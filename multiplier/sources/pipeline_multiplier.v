==> flow/design.v <==
`timescale 1ns / 1ps
module CLA_gen(input [3:0] p, g, input cin, output [3:0] C, output cout);
assign C[0] = cin;
assign C[1] = g[0] | p[0] & cin;
assign C[2] = g[1] | p[1] & (g[0] | p[0] & cin);
assign C[3] = g[2] | p[2] & (g[1] | p[1] & (g[0] | p[0] & cin));
assign cout = g[3] | p[3] & (g[2] | p[2] & (g[1] | p[1] & (g[0] | p[0] & cin)));
endmodule
`timescale 1ns / 1ps
module Half_Adders(input [3:0] A, B, output [3:0] p, g);
half_adder u0 (A[0], B[0], p[0], g[0]);
half_adder u1 (A[1], B[1], p[1], g[1]);
half_adder u2 (A[2], B[2], p[2], g[2]);
half_adder u3 (A[3], B[3], p[3], g[3]);
endmodule
`timescale 1ns / 1ps
module half_adder(input a, b, output p, g);
assign p = a ^ b;
assign g = a & b;
endmodule
`timescale 1ns / 1ps
module sums(input [3:0] p, C, output [3:0] Y);
assign Y[0] = C[0] ^ p[0];
assign Y[1] = C[1] ^ p[1];
assign Y[2] = C[2] ^ p[2];
assign Y[3] = C[3] ^ p[3];
endmodule
`timescale 1ns / 1ps
module AND(input [3:0] A, input b, output [3:0] Y);
    assign Y = { A[3] & b, A[2] & b, A[1] & b, A[0] & b };
endmodule
`timescale 1ns / 1ps
module CLA_4bit (input [3:0] A, B, input cin, output [3:0] Y, output cout);
    wire [3:0] p;
    wire [3:0] g;
    wire [3:0] C;
    Half_Adders u0 (A, B, p, g);
    CLA_gen     u1 (p, g, cin, C, cout);
    sums        u2 (p, C, Y);
endmodule
`timescale 1ns / 1ps
module CLA_8bit(input [7:0] A, B, input cin,
                output [7:0] Y, output cout);
    wire DONT_USE;            
    CLA_4bit u0 (A[3:0], B[3:0], cin, Y[3:0], DONT_USE);
    CLA_4bit u1 (A[7:4], B[7:4], DONT_USE, Y[7:4], cout);    
endmodule
`timescale 1ns / 1ps
module D_reg #(parameter WIDTH = 8) (input clk, reset, EN, input [WIDTH-1:0] D, output reg [WIDTH-1:0] Q);
    always@(posedge clk, posedge reset)
        if(reset) Q <= 0;
        else if(EN) Q <= D;
        else Q <= Q;
endmodule
`timescale 1ns / 1ps
module pipeline_multiplier(input [3:0] A, B, input clk, reset, EN, output [7:0] Y);
    wire DONT_USE;
    wire [3:0] Q0, Q1, PP0, PP1, PP2, PP3;
    wire [7:0] Q2, Q3, sum0, sum1, product;
    D_reg #(4) U0 (clk, reset, EN, A, Q0);
    D_reg #(4) U1 (clk, reset, EN, B, Q1);
    AND     A0(Q0, Q1[0], PP0);
    AND     A1(Q0, Q1[1], PP1);
    AND     A2(Q0, Q1[2], PP2);
    AND     A3(Q0, Q1[3], PP3);
    CLA_8bit C0 ({4'b0, PP0},       {3'b0, PP1, 1'b0}, 1'b0, sum0, DONT_USE);
    CLA_8bit C1 ({2'b0, PP2, 2'b0}, {1'b0, PP3, 3'b0}, 1'b0, sum1, DONT_USE);
    D_reg #(8) U2(clk, reset, EN, sum0, Q2);
    D_reg #(8) U3(clk, reset, EN, sum1, Q3);
    CLA_8bit C2 (Q2, Q3, 1'b0, product, DONT_USE);
    D_reg #(8) U4(clk, reset, EN, product, Y);
endmodule
== Tool chain data of pipeline_multiplier ==
Tool output for the design above, in the order of the flow.
Lines are those of the file above, counted from 1.
Cell names lack the library's common part.
Not given: --

* Design top: pipeline_multiplier
* Clock port: clk
* Standard-cell library: sky130hd
* Corner: tt_025C_1v80

== Word level ==
Yosys after proc, flatten, opt, wreduce and memory -nomap, before mapping. Enables and synchronous resets that opt folds into registers are not counted as muxes. Memory bits, and registers merged into a memory's read port (data or address), are not among the register bits. Print and check cells are not counted. Equal cells are merged and count once.

* Elaborated cells: 69
* Output and inout bits: 8
* Register bits: 28

* Bitwise gates (word level): 64

{| class="wikitable"
|+ Operators by type and width
! operator !! number
|-
| AND 1 bit || 36
|-
| bitwise XOR 1 bit || 21
|-
| OR 1 bit || 7
|}

== Logic depth ==
Yosys ltp: most cells in a row. Word level: on the elaborated netlist, between registers, memories and ports. Mapped: between sequential cells and ports; inverters and the memories' decode and read muxes count.

* Word-level depth: 9
* ABC_AREA: 0
* Gate-level depth with buffers: 9
* Gate-level depth less buffers: 9

== Mapped cells and area ==
Source: synth_stat.txt of the flow (Yosys; design flattened, memories mapped). It holds for the ABC_AREA given above (unset counts as 0); a run with the other value may have another netlist.

* Flip-flop cells: 28
* Cell count: 104
* Chip area (Yosys): 0.0014489 mm2

{| class="wikitable"
|+ Cell types
! type !! number
|-
| dfrtp_1 || 28
|-
| mux2_4 || 16
|-
| fa_1 || 7
|-
| and2_1 || 12
|-
| ha_1 || 6
|-
| mux2_2 || 5
|-
| inv_1 || 9
|-
| buf_6 || 2
|-
| buf_12 || 1
|-
| o21ai_0 || 4
|-
| a21oi_1 || 3
|-
| nand2_1 || 4
|-
| nor2_1 || 3
|-
| nand3_1 || 2
|-
| xnor2_1 || 1
|-
| buf_2 || 1
|}

== Timing after synthesis ==
Path of least setup slack by OpenSTA after synthesis, without wires, with an ideal clock, recovery checks aside; 20% of the period is set as input and as output delay. Where synthesis merged equal registers, the netlist keeps one of their names.

* Kind: register to register
* From: reg U2.Q[2]
* To: reg U4.Q[6]
* Required time: 4.215 ns
* Data arrival time: 2.099 ns
* Stages on the path: 9
* Time at the first pin: 0.000 ns
* Setup time: 0.125 ns
* Setup slack: 2.116 ns
* Path buffers: 0
* Path delay: 2.224 ns
* Clock period: 4.34 ns
* Synthesis period reached: 2.224 ns

"path delay" = arrival - input delay + setup time.
"stages on the path" counts driving pins, that of a launching flip-flop among them; a cell with two outputs on the path counts twice.
"synthesis period reached" = period - worst setup slack (recovery checks aside). The figure is calculated, with input and output delays left at 20% of the set period.
The rows between start and end are the longest chain of elaborated cells between them; the timing report does not say that the signal goes this way. Where chains are equally long, one stands for them.
Each line given opens the expression or statement behind the cell; cells for indexed reads and writes are added by Yosys, which also makes memories of some case tables.
A register here has more assigning lines than the two given.

* Cells stage by stage: dfrtp_1 -> ha_1 -> fa_1 -> fa_1 -> inv_1 -> fa_1 -> inv_1 -> ha_1 -> mux2_4
* Length of the longest elaborated chain: 8
* Elaborated cells on any way between the ends: 8
* Those cells by class: logic (8)

{| class="wikitable"
|+ RTL lines, path after synthesis
! item !! RTL line !! text
|-
| start, declared || 49 || <nowiki>module D_reg #(parameter WIDTH = 8) (input clk, reset, EN, input [WIDTH-1:0] D, output reg [WIDTH-1:0] Q);</nowiki>
|-
| start, assigned || 51 || <nowiki>if(reset) Q <= 0;</nowiki>
|-
| start, assigned || 52 || <nowiki>else if(EN) Q <= D;</nowiki>
|-
| AND 1 bit || 19 || <nowiki>assign g = a & b;</nowiki>
|-
| AND 1 bit || 7 || <nowiki>assign cout = g[3] | p[3] & (g[2] | p[2] & (g[1] | p[1] & (g[0] | p[0] & cin)));</nowiki>
|-
| OR 1 bit || 7 ||
|-
| AND 1 bit || 5 || <nowiki>assign C[2] = g[1] | p[1] & (g[0] | p[0] & cin);</nowiki>
|-
| OR 1 bit || 5 ||
|-
| AND 1 bit || 5 ||
|-
| OR 1 bit || 5 ||
|-
| bitwise XOR 1 bit || 25 || <nowiki>assign Y[2] = C[2] ^ p[2];</nowiki>
|-
| end, assigned || 51 ||
|-
| end, assigned || 52 ||
|-
| end, declared || 49 ||
|}

== Timing after layout ==
Path of least setup slack in the final report of record 1 (OpenROAD, finished layout, wires in). Where an end is a register, its clock arrival counts in the times.

* Kind: register to register
* From: reg U2.Q[2]
* To: reg U4.Q[6]
* Time at the first pin: 0.33 ns
* Clock period: 3.42 ns
* Setup slack: 1.09 ns
* Setup time: 0.09 ns
* Data arrival time: 2.58 ns
* Stages on the path: 9
* Path buffers: 0
* Required time: 3.66 ns

The rows between start and end are the longest chain of elaborated cells between them; the timing report does not say that the signal goes this way. Where chains are equally long, one stands for them.
A register here has more assigning lines than the two given.

* Cells stage by stage: dfrtp_1 -> ha_1 -> fa_1 -> fa_1 -> inv_1 -> fa_1 -> inv_1 -> ha_1 -> mux2_4
* Length of the longest elaborated chain: 8
* Elaborated cells on any way between the ends: 8
* Those cells by class: logic (8)

{| class="wikitable"
|+ RTL lines, path after layout
! item !! RTL line !! text
|-
| start, declared || 49 || <nowiki>module D_reg #(parameter WIDTH = 8) (input clk, reset, EN, input [WIDTH-1:0] D, output reg [WIDTH-1:0] Q);</nowiki>
|-
| start, assigned || 51 || <nowiki>if(reset) Q <= 0;</nowiki>
|-
| start, assigned || 52 || <nowiki>else if(EN) Q <= D;</nowiki>
|-
| AND 1 bit || 19 || <nowiki>assign g = a & b;</nowiki>
|-
| AND 1 bit || 7 || <nowiki>assign cout = g[3] | p[3] & (g[2] | p[2] & (g[1] | p[1] & (g[0] | p[0] & cin)));</nowiki>
|-
| OR 1 bit || 7 ||
|-
| AND 1 bit || 5 || <nowiki>assign C[2] = g[1] | p[1] & (g[0] | p[0] & cin);</nowiki>
|-
| OR 1 bit || 5 ||
|-
| AND 1 bit || 5 ||
|-
| OR 1 bit || 5 ||
|-
| bitwise XOR 1 bit || 25 || <nowiki>assign Y[2] = C[2] ^ p[2];</nowiki>
|-
| end, assigned || 51 ||
|-
| end, assigned || 52 ||
|-
| end, declared || 49 ||
|}

Memo
Re: implementation data of pipeline_multiplier

Flow measurements of pipeline_multiplier on sky130hd: 2 stored runs with different settings, listed in no order. Input and output delays are each 20% of the period that was set; the output load is 0.01 pF.
"reached clock period" is the run's clock period less its worst setup slack. It is reckoned from that one timing run; input and output delays stay at 20% of the period that was set.
"critical setup path time" = time allowed to the worst setup path (clock period - input delay - output delay, where it has them) - its slack; a late launch clock adds to it, a late capture clock takes from it.
By "power consumption" is meant OpenSTA's value without simulated activity: inputs other than the clock are taken to toggle once in ten clock periods, and the tool carries that through the logic.

=== Record 1 ===
{| class="wikitable"
! Setting !! Value
|-
| period_ns || 3.42
|-
| CORE_UTILIZATION || 41
|-
| PLACE_DENSITY_LB_ADDON || 0.19
|-
| CELL_PAD_IN_SITES_GLOBAL_PLACEMENT || 3
|-
| TNS_END_PERCENT || 50
|-
| ABC_AREA || 0
|-
| GPL_ROUTABILITY_DRIVEN || 1
|-
| MIN_ROUTING_LAYER || met2
|-
| MAX_ROUTING_LAYER || met5
|-
| CAP_MARGIN || 20
|-
| CORE_MARGIN || 2
|-
| SLEW_MARGIN || 20
|-
! Result !! Value
|-
| Worst slack on setup checks || 1.087 ns
|-
| Reached clock period || 2.333 ns
|-
| Die footprint || 0.0040253 mm2
|-
| Power consumption || 0.9510 mW
|-
| Critical setup path time || 2.33 ns
|-
| Type of the worst setup path || register to register
|-
| Chip area in the Yosys report || 0.0014489 mm2
|-
| Final utilization || 0.505
|}

=== Record 2 ===
{| class="wikitable"
! Setting !! Value
|-
| period_ns || 2.39
|-
| SETUP_SLACK_MARGIN || 0.1
|-
| CAP_MARGIN || 20
|-
| CORE_MARGIN || 2
|-
| CORE_UTILIZATION || 40
|-
| SLEW_MARGIN || 20
|-
! Result !! Value
|-
| Power consumption || 1.266 mW
|-
| Worst slack on setup checks || 0.158 ns
|-
| Die footprint || 0.0041197 mm2
|-
| Final utilization || 0.5
|-
| Critical setup path time || 2.23 ns
|-
| Type of the worst setup path || register to register
|-
| Chip area in the Yosys report || 0.0014489 mm2
|-
| Reached clock period || 2.232 ns
|}
