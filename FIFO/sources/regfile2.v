==> flow/design.v <==
`timescale 1ns / 1ps
module regfile2(
    input clk, we1, we2,
    input [4:0] ra1, ra2, wa1, wa2,
    input [31:0] wd1, wd2,
    output [31:0] rd1, rd2
    );
    reg [31:0] regfile[31:0];
    initial
        regfile[0] = 32'b0;
    always@(posedge clk) begin
            if(we1) regfile[wa1] <= wd1;
            if(we2) regfile[wa2] <= wd2;
    end
    assign rd1 = ra1 ? regfile[ra1] : 0;
    assign rd2 = ra2 ? regfile[ra2] : 0;
endmodule
Reports on regfile2

The steps from the RTL of regfile2 to its reports follow in flow order.
Line numbers count from 1 in the design file above.
Operators carry their Yosys type and port widths (W data, S select, Z words).
Cell names lack the library's common part.
A cell with n/a has no value.

Design top: regfile2
Clock port: clk
Standard-cell library: sky130hd
Timing corner: tt_025C_1v80

After elaboration

Counts by Yosys on the flattened word-level netlist (proc, flatten, opt, wreduce; memories kept). Register bits leave out memories and registers merged into their read ports (data or address); mux counts leave out enables and synchronous resets folded into registers. Print and check cells are left out. Cells with the same type and inputs are merged into one.
Yosys's memory passes give these memory sizes; they may raise the number of words (mostly to a power of two), join words into wider ones and drop unused or constant bits.

Bits in registers: 0
Bits in writable memories: 1024
Memories kept: 1
Output and inout port bits: 64
Word-level cells: 11

Memory list:

| name    | words | width | read ports | write ports | line | text |
| regfile | 32    | 32    | 2          | 2           | 8    | `reg [31:0] regfile[31:0];` |

Mux-type cells: 8
Reduce/logical cells: 2

Operators by type and width:

| kind               | count |
| $mux W32           | 4 |
| $reduce_bool A5 Y1 | 2 |
| $mux W5            | 2 |
| $mux W1            | 2 |

Logic depth

Depth = most cells in a row (Yosys ltp): at word level without a register or memory, in the mapped netlist without a sequential cell, where the memories' decode and read muxes count.

Depth in word-level cells: 2
ABC_AREA: 0
Gate-level depth with buffers: 7
Depth with buffers taken out: 4

After synthesis

Source: synth_stat.txt of the flow (Yosys; design flattened, memories mapped). It holds for the ABC_AREA given above (unset counts as 0); a run with the other value may have another netlist.

Cells by type:

| cell type | count | total area (um^2) |
| edfxtp_1  | 1024  | 3.07E+04 |
| mux2_2    | 933   | 1.05E+04 |
| mux4_2    | 448   | 1.01E+04 |
| mux2_1    | 155   | 1.75E+03 |
| mux2i_1   | 128   | 1.28E+03 |
| clkbuf_1  | 259   | 972.182 |
| buf_2     | 131   | 655.629 |
| a311oi_1  | 64    | 560.538 |
| buf_4     | 69    | 517.997 |
| a211oi_1  | 64    | 480.461 |
| a22oi_1   | 64    | 480.461 |
| o21ai_0   | 93    | 465.446 |
| nor2b_1   | 67    | 419.152 |
| a221oi_1  | 46    | 402.886 |
| buf_6     | 35    | 394.128 |
| nand2_1   | 54    | 202.694 |
| o21ai_1   | 33    | 165.158 |
| o2111ai_1 | 18    | 157.651 |

Not listed: further types 24, cells in them 82.

Cells in the netlist: 3767
Cell area after synthesis: 60825.8 um^2
Flip-flops: 1024

Worst setup path after synthesis

OpenSTA on the mapped netlist: ideal clock, no wires. The path of least setup slack (recovery checks aside). Input and output delay are each 20% of the period. Register names are those of the netlist, which keeps one name where synthesis merged equal registers.

Path kind: input-to-reg
From: in wa1[0]
To: mem regfile[16][0]
Period: 5.09 ns
Arrival time: 3.950 ns
Slack: 0.674 ns
Path delay: 3.398 ns
Driving pins on the path: 3
Synthesis period reached: 4.416 ns

"path delay" = arrival - input delay + setup time.
"driving pins on the path": output pins that drive a net of the path, with the launching flip-flop's if there is one; two outputs of one cell count as two.
"synthesis period reached" is the clock period less the worst setup slack; recovery checks do not enter. This is arithmetic on one report: input and output delays are still those of the set period (20% each).
Between the ends stands the longest chain of elaborated cells between them, by number of cells; it is not shown to be the way that was timed. Of several equally long chains one is given.
A line is the first line of the expression or statement that the cell stems from. Yosys adds cells for indexed reads and writes and turns some case tables into memories.

Path through: or3b_2 > clkbuf_1 > o21ai_0
Cells in the longest elaborated chain: 1
Elaborated cells between the ends (all ways): 1
RTL lines with such cells: 1

RTL lines, path after synthesis:

| what        | line | text |
| from (decl) | 4    | `input [4:0] ra1, ra2, wa1, wa2,` |
| $mux W5     | 12   | `if(we1) regfile[wa1] <= wd1;` |
| to (decl)   | 8    | `reg [31:0] regfile[31:0];` |

Worst path after layout

From the final timing report of run 1: the path of least setup slack in the routed layout; clock arrival at registers is part of the times.

Path kind: input-to-output
From: in ra1[1]
To: out rd1[10]
Period: 5.11 ns
Output delay: 1.02 ns
Arrival time: 3.09 ns
Slack: 0.99 ns
Driving pins on the path: 10

Between the ends stands the longest chain of elaborated cells between them, by number of cells; it is not shown to be the way that was timed. Of several equally long chains one is given.
The chain passes a memory read, where the word-level depth is cut; so it can be longer than that depth.

Path through: buf_16 > buf_16 > buf_12 > nor2_4 > buf_12 > a221oi_1 > o21ai_1 > a311oi_1 > buf_4 > dlygate4sd2_1
Cells in the longest elaborated chain: 2
Elaborated cells between the ends (all ways): 3
RTL lines with such cells: 2

RTL lines, path post-layout:

| what            | line | text |
| from (decl)     | 4    | `input [4:0] ra1, ra2, wa1, wa2,` |
| $mem_v2 Z32 W32 | 8    | `reg [31:0] regfile[31:0];` |
| $mux W32        | 15   | `assign rd1 = ra1 ? regfile[ra1] : 0;` |
| to (decl)       | 6    | `output [31:0] rd1, rd2` |

Add stored flow runs of regfile2

Top module regfile2; platform sky130hd; tools Yosys and OpenROAD; 2 stored runs in no particular order. Input and output delays are each 20% of the period that was set; the output load is 0.01 pF.
"achieved period" means the clock period less the worst setup slack. The figure is calculated, with input and output delays left at 20% of the set period.
"time used up by the worst setup path" means the part of the period allowed to the worst setup path (the constraints hold back 20% at inputs and 20% at outputs) less its slack; where the path has registers, the arrival times of their clocks count too.
By "power" is meant OpenSTA's value without simulated activity: inputs other than the clock are taken to toggle once in ten clock periods, and the tool carries that through the logic.

## Run 1

==> flow/run.sh <==
#!/bin/bash
# the make line also repeats the synthesis and layout settings of config.mk as NAME=value (left out here)
make -C /OpenROAD-flow-scripts/flow DESIGN_CONFIG=/design/flow/config.mk WORK_HOME=/design/flow/orfs CLKGATE_MAP_FILE= finish
==> flow/config.mk <==
export PLATFORM = sky130hd
export DESIGN_NAME = regfile2
export DESIGN_NICKNAME = regfile2
export VERILOG_FILES = /design/flow/design.v
export SDC_FILE = /design/flow/constraint.sdc
export NUM_CORES = 4
export LEC_CHECK = 0
export CAP_MARGIN = 20
export CORE_MARGIN = 2
export CORE_UTILIZATION = 40
export SETUP_SLACK_MARGIN = 1.07
export SLEW_MARGIN = 20
==> flow/constraint.sdc <==
create_clock -name core_clock -period 5.11 [get_ports {clk}]
set_input_delay 1.0220 -clock core_clock [delete_from_list [all_inputs] [get_ports {clk}]]
set_output_delay 1.0220 -clock core_clock [all_outputs]
set_load 0.01 [all_outputs]

| result of run 1 | value |
|---|---|
| die outline area | 155201.0 um^2 |
| time used up by the worst setup path | 2.07 ns |
| worst setup path kind | input-to-output |
| power | 21040 uW |
| post-route setup TNS | 0.000 ns |
| utilization | 47.5 % |
| Yosys chip area after synthesis | 60825.8 um^2 |
| achieved period | 4.115 ns |
| area of the standard cells in the finished layout | 71916.5 um^2 |
| worst hold slack in the final report | 1.004 ns |
| setup slack of the worst path | 0.995 ns |

## Run 2

==> flow/run.sh <==
#!/bin/bash
# the make line also repeats the synthesis and layout settings of config.mk as NAME=value (left out here)
make -C /OpenROAD-flow-scripts/flow DESIGN_CONFIG=/design/flow/config.mk WORK_HOME=/design/flow/orfs CLKGATE_MAP_FILE= finish
==> flow/config.mk <==
export PLATFORM = sky130hd
export DESIGN_NAME = regfile2
export DESIGN_NICKNAME = regfile2
export VERILOG_FILES = /design/flow/design.v
export SDC_FILE = /design/flow/constraint.sdc
export NUM_CORES = 4
export LEC_CHECK = 0
export CAP_MARGIN = 20
export CORE_MARGIN = 2
export CORE_UTILIZATION = 33
export GPL_ROUTABILITY_DRIVEN = 0
export GPL_TIMING_DRIVEN = 1
export HOLD_SLACK_MARGIN = 0.21
export MAX_ROUTING_LAYER = met5
export SLEW_MARGIN = 20
==> flow/constraint.sdc <==
create_clock -name core_clock -period 3.69 [get_ports {clk}]
set_input_delay 0.7380 -clock core_clock [delete_from_list [all_inputs] [get_ports {clk}]]
set_output_delay 0.7380 -clock core_clock [all_outputs]
set_load 0.01 [all_outputs]

| result of run 2 | value |
|---|---|
| die outline area | 187771.0 um^2 |
| time used up by the worst setup path | 2.22 ns |
| worst setup path kind | input-to-output |
| power | 29537 uW |
| post-route setup TNS | -0.013 ns |
| utilization | 40.7 % |
| Yosys chip area after synthesis | 60825.8 um^2 |
| achieved period | 3.700 ns |
| area of the standard cells in the finished layout | 74431.4 um^2 |
| worst hold slack in the final report | 0.729 ns |
| setup slack of the worst path | -0.010 ns |
