==> flow/design.v <==
`timescale 1ns / 1ps
module FIFO #(parameter bus_width = 4, addr_width = 3, fifo_depth = 8)
(input wnr, en, clk, rst, input [bus_width-1:0] in,
 output reg [bus_width-1:0] out, output reg full, empty);
    reg [addr_width:0] r_ptr,  
                       w_ptr;  
    reg [bus_width-1:0] mem[fifo_depth-1:0];
    always @(posedge clk, posedge rst) begin
        if      (rst)            begin r_ptr = 0; w_ptr = 0; end 
        else if (!en)            begin out = 'bz; end 
        else if (wnr && !full)   begin mem[w_ptr[addr_width-1:0]] = in;  w_ptr = w_ptr + 1; end  
        else if (!wnr && !empty) begin out = mem[r_ptr[addr_width-1:0]]; r_ptr = r_ptr + 1; end  
        else                     begin out = 'bz; end
    end
    always @(r_ptr, w_ptr) begin
        if      (r_ptr == w_ptr)           begin empty = 1; full = 0; end 
        else if (r_ptr[addr_width-1:0] 
                 == w_ptr[addr_width-1:0]) begin empty = 0; full = 1; end 
        else                               begin empty = 0; full = 0; end
    end
endmodule
# Step by step through the tools: FIFO
# The steps from the RTL of FIFO to its reports follow in flow order.
# Line numbers count from 1 in the design file above.
# Library cell names are shortened.
# Not given: --
# inputs
top	FIFO
clock	clk
library	sky130hd
corner	tt_025C_1v80

# Elaborated design
# Yosys after proc, flatten, opt, wreduce and memory -nomap, before mapping. Print and check cells are not counted. Equal cells are merged and count once.
# bits
ff_bits	44
input_bits	8
out_inout_bits	6
word_cells	81
# classes
addsub	2
equal	17
mux	15
logic	10
reduce_logical	26
# ops
cell	count
OR reduction 7 bit	8
2-to-1 mux 4 bit	11
AND reduction 4 bit	8
case mux 4 bit (select 8 bit)	1
equality test 3 bit (second input constant)	8
equality test 3 x 2 -> 1 bit (second input constant)	4
NOT 1 bit	10
adder 4 x 1 -> 4 bit (second input constant)	2
equality test 3 x 1 -> 1 bit (second input constant)	2
zero test 3 bit	2
AND reduction 2 bit	2
equality test 4 bit	1
zero test 1 bit	3
equality test 3 bit	1
AND reduction 3 bit	1
2-to-1 mux 1 bit	3
logical AND 1 bit	2
!= test 2 bit (second input constant)	1

# Depth
# Depth = most cells in a row (Yosys ltp): at word level without a register or memory, in the mapped netlist without a sequential cell, where the memories' decode and read muxes count.
# depth
word_depth	7
ABC_AREA	0
mapped_depth	7
depth_no_buf	6

# Mapped cells and area
# Source: synth_stat.txt of the flow (Yosys; design flattened, memories mapped). It holds for the ABC_AREA given above (unset counts as 0); a run with the other value may have another netlist.
# The area totals of this step are shown rounded.
# mapped
cell_count	140
synth_area_um2	2040
seq_area_um2	1280
ffs	44
buffers	3
# types
cell	count	area_total_um2
edfxtp_1	36	1.08E+03
dfrtp_1	8	200.192
ha_1	12	150.144
a22oi_1	9	67.565
xor2_2	3	48.797
nor2_1	12	45.043
xnor2_1	4	35.034
a21oi_1	6	30.029
a32o_1	3	30.029
a2111oi_4	1	27.526
inv_1	7	26.275
mux2_2	2	22.522
nand2_1	6	22.522
nor4_4	1	21.27
a2111oi_1	2	20.019
mux2i_1	2	20.019
or4_1	2	15.014
nor4_1	2	12.512
# Not listed: further types 19, cells in them 22.

# Timing after synthesis
# Source: OpenSTA report_checks on the synthesized netlist (no wires, ideal clock, input and output delay 20% of the period each), path of least setup slack; recovery checks are left aside. Register names are those of the netlist, which keeps one name where synthesis merged equal registers.
# synth_path
kind	register to register
startpoint	reg w_ptr[0]
endpoint	reg mem[5][0]
period_ps	2970
setup_time_ps	382
launch_ps	0
arrival_time_ps	2080
required_ps	2588
slack_ps	508
delay_ps	2462
path_stages	6
path_buffers	0
synth_period_reached_ps	2462
# "delay_ps" is the arrival time less input delay plus setup time.
# "path_stages" counts driving pins, that of a launching flip-flop among them; a cell with two outputs on the path counts twice.
# "synth_period_reached_ps" is the clock period less the worst setup slack; recovery checks do not enter. This is arithmetic on one report: input and output delays are still those of the set period (20% each).
# The rows between start and end are the longest chain of elaborated cells between them; the timing report does not say that the signal goes this way. Where chains are equally long, one stands for them.
# A line is the first line of the expression or statement that the cell stems from. Yosys adds cells for indexed reads and writes and turns some case tables into memories.
# Lines with a computed index may be missing from the assigning lines.
# Only ways into the end's enable, where the timed path ends, are counted here.
# synth_via
cell_sequence	dfrtp_1 > inv_1 > ha_1 > or3_1 > and2_1 > a2111oi_1
elab_chain_cells	6
cells_between	16
cone_lines	3
classes_between	eq/ne: 8; mux: 2; logic: 1; reduce/logical: 5
# synth_rtl
item	line	source
from (decl)	6	w_ptr;
from (assign)	9	if      (rst)            begin r_ptr = 0; w_ptr = 0; end
from (assign)	11	else if (wnr && !full)   begin mem[w_ptr[addr_width-1:0]] = in;  w_ptr = w_ptr + 1; end
equality test 3 bit	17	else if (r_ptr[addr_width-1:0]
2-to-1 mux 1 bit	17
2-to-1 mux 1 bit	16	if      (r_ptr == w_ptr)           begin empty = 1; full = 0; end
zero test 1 bit	11
logical AND 1 bit	11
AND reduction 4 bit	--
to (decl)	7	reg [bus_width-1:0] mem[fifo_depth-1:0];

# Path in the finished layout
# Path of least setup slack in the final report of entry A (OpenROAD, finished layout, wires in). Where an end is a register, its clock arrival counts in the times.
# The report prints the path's times to 10 ps; the period is as set.
# layout_path
kind	register to output
startpoint	reg r_ptr[1]
endpoint	out full
period_ps	3200
output_delay_ps	640
launch_ps	290
arrival_time_ps	2070
required_ps	2560
slack_ps	490
path_stages	4
path_buffers	1
# The rows between start and end are the longest chain of elaborated cells between them; the timing report does not say that the signal goes this way. Where chains are equally long, one stands for them.
# layout_via
cell_sequence	dfrtp_1 > xor2_2 > nor4_4 > clkdlybuf4s50_1
elab_chain_cells	3
cells_between	4
cone_lines	2
classes_between	eq/ne: 2; mux: 2
# layout_rtl
item	line	source
from (decl)	5	reg [addr_width:0] r_ptr,
from (assign)	9	if      (rst)            begin r_ptr = 0; w_ptr = 0; end
from (assign)	12	else if (!wnr && !empty) begin out = mem[r_ptr[addr_width-1:0]]; r_ptr = r_ptr + 1; end
equality test 3 bit	17	else if (r_ptr[addr_width-1:0]
2-to-1 mux 1 bit	17
2-to-1 mux 1 bit	16	if      (r_ptr == w_ptr)           begin empty = 1; full = 0; end
to (decl)	4	output reg [bus_width-1:0] out, output reg full, empty);

# Stored flow runs of FIFO (2 of them; Yosys, OpenROAD, sky130hd). They differ in their settings and are not a sequence. Constraints: input delay and output delay 20% of the set period each, output load 0.01 pF.
# By "timing.worst_path_ps" is meant the share of the clock period that the worst setup path is allowed (20% is reserved at inputs, 20% at outputs), minus its slack. Clock arrival times at its registers enter into it.
# "power_total_mw" is the tool's figure for a default switching activity; nothing was simulated.
# "timing.worst_path_ps" is given in steps of 10 ps.
# Measured values are rounded.
# Settings: - = not set for that run.
stored run	period_ns	CORE_UTILIZATION	SETUP_SLACK_MARGIN	PLACE_DENSITY_LB_ADDON	CELL_PAD_IN_SITES_GLOBAL_PLACEMENT	CELL_PAD_IN_SITES_DETAIL_PLACEMENT	GPL_TIMING_DRIVEN	CAP_MARGIN	CORE_MARGIN	SLEW_MARGIN	CORE_ASPECT_RATIO	GPL_ROUTABILITY_DRIVEN	CTS_CLUSTER_DIAMETER	MAX_ROUTING_LAYER	timing.worst_path_ps	worstPathKind	timing.setup.ws_ps	final_stdcell_area_um2	worst_hold_slack_ps	power_total_mw	final_die_area_um2	synthArea_um2
entry A	3.2	36	0.14	0.15	1	0	1	20	2	20	-	-	-	-	2070	register to output	485	2350	563	2.05	6270	2040
entry B	2.58	15	-0.06	0.05	3	-	0	0	2	25	1.46	1	191	met5	2580	register to register	2	2660	542	3.14	14500	2040
